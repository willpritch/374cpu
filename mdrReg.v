==> flow/design.v <==
module mdrReg(
	input clear, clock, MDRin, Read,
	input [31:0] Mdatain, BusMuxOut,
	output [31:0] BusMuxIn
);
reg [31:0] mdrregdata;
initial mdrregdata = 8'h0;
always @ (posedge clock)
		begin 
			if (clear) begin
				mdrregdata <= {32{1'b0}};
			end
			else if (MDRin) begin
				case (Read)
					1'b0 : mdrregdata = BusMuxOut;
					1'b1 : mdrregdata = Mdatain;
				endcase
			end
		end
assign BusMuxIn = mdrregdata;
endmodule
# Tool chain data of mdrReg
# What the tools print for mdrReg, step after step.
# Line numbers count from 1 in the design file above.
# Cell names lack the library's common part.
# Not given: n/a
[setup]
top_module = "mdrReg"
clock_port = "clock"
lib = "sky130hd"
pvt_corner = "tt_025C_1v80"

# After elaboration
# Source: Yosys, flattened and elaborated, memories not mapped. Widths are those after wreduce. Registers that Yosys merges into a memory's read port (data or address) are not register bits. Print and check cells do not count. Equal cells are merged and count once.
[classes]
n_mux = 1
n_logic = 1
[ops]
columns = ["cell", "count"]
rows = [
  ["parallel mux 32 bit (select 2 bit)", 1],
  ["NOT 1 bit", 1],
]
[word_totals]
in_bits = 68
elab_cells = 3
register_bits = 32
out_inout_bits = 32

# Longest topological paths
# Depth = most cells in a row (Yosys ltp): at word level without a register or memory, in the mapped netlist without a sequential cell, where the memories' decode and read muxes count.
[logic_depth]
depth_word = 2
ABC_AREA = 0
depth_mapped = 4
ltp_nobuf = 2

# Netlist
# The flow's flattened synthesis, as Yosys stat reports it; memories are mapped. The netlist is that of the ABC_AREA named above (0 if unset); the other value can give another one.
# Totals and module areas in this step are rounded.
[by_type]
columns = ["cell", "count", "type_area_um2"]
rows = [
  ["dfxtp_1", 32, 640.614],
  ["mux2i_1", 32, 320.307],
  ["a211oi_1", 32, 240.23],
  ["nor2_1", 32, 120.115],
  ["buf_12", 3, 60.058],
  ["clkbuf_1", 6, 22.522],
  ["buf_2", 3, 15.014],
  ["buf_6", 1, 11.261],
  ["buf_4", 1, 7.507],
]
[mapped]
ffs = 32
yosys_area_um2 = 1440
n_buf = 14
mapped_cells = 142
seqArea_um2 = 641

# Path before layout
# OpenSTA on the mapped netlist: ideal clock, no wires. The path of least setup slack (recovery checks aside). Input and output delay are each 20% of the period. Register names are those of the netlist, which keeps one name where synthesis merged equal registers.
[synth_timing]
path_type = "input -> register"
startpoint = "input Read"
endpoint = "register mdrregdata[0]"
t_arrival_ns = 0.905
required_time_ns = 1.624
input_delay_ns = 0.342
setup_ns = 0.086
launch_ns = 0.342
stages = 4
slack_ns = 0.719
path_delay_ns = 0.649
path_buffers = 2
clock_period_ns = 1.71
period_less_setup_slack_ns = 0.991
# "path_delay_ns" is the arrival time less input delay plus setup time.
# "stages": output pins that drive a net of the path, with the launching flip-flop's if there is one; two outputs of one cell count as two.
# "period_less_setup_slack_ns" is the clock period less the worst setup slack; recovery checks do not enter. This is arithmetic on one report: input and output delays are still those of the set period (20% each).
# The rows between start and end are the longest chain of elaborated cells between them; the timing report does not say that the signal goes this way. Where chains are equally long, one stands for them.
# Each line given opens the expression or statement behind the cell; cells for indexed reads and writes are added by Yosys, which also makes memories of some case tables.
# A register here has more assigning lines than the two given.
[synth_via]
cell_sequence = "buf_6 > buf_12 > mux2i_1 > a211oi_1"
elab_chain_cells = 2
cone_cells = 2
lines_between = 1
classes_between = "mux: 1; logic: 1"
[synth_rtl]
columns = ["element", "line", "source"]
rows = [
  ["start: declaration", 2, "input clear, clock, MDRin, Read,"],
  ["NOT 1 bit", 14, "case (Read)"],
  ["parallel mux 32 bit (select 2 bit)", 14, ""],
  ["end: assignment", 15, "1'b0 : mdrregdata = BusMuxOut;"],
  ["end: assignment", 16, "1'b1 : mdrregdata = Mdatain;"],
  ["end: declaration", 6, "reg [31:0] mdrregdata;"],
]

# 2 stored runs of mdrReg in the flow (synthesis by Yosys, layout by OpenROAD, sky130hd cells), in arbitrary order. Constraints: input delay and output delay 20% of the set period each, output load 0.01 pF.

[[run]]
name = "flow run 1"
[run.settings]
period_ns = 0.805
CORE_UTILIZATION = 59
PLACE_DENSITY_LB_ADDON = 0.15
CORE_MARGIN = 7
TNS_END_PERCENT = 40
GPL_TIMING_DRIVEN = 1
CTS_CLUSTER_SIZE = 68
CAP_MARGIN = 15
MIN_ROUTING_LAYER = "met1"
SLEW_MARGIN = 20
[run.results]
outcome = "stopped before the end: placement reported FLW-0024"

[[run]]
name = "flow run 2"
[run.settings]
period_ns = 1.54
CORE_UTILIZATION = 37
PLACE_DENSITY_LB_ADDON = 0.1
CELL_PAD_IN_SITES_GLOBAL_PLACEMENT = 3
TNS_END_PERCENT = 90
CTS_CLUSTER_SIZE = 22
SLEW_MARGIN = 35
MAX_ROUTING_LAYER = "met4"
CAP_MARGIN = 20
CORE_MARGIN = 2
[run.results]
outcome = "stopped before the end: placement reported FLW-0024"
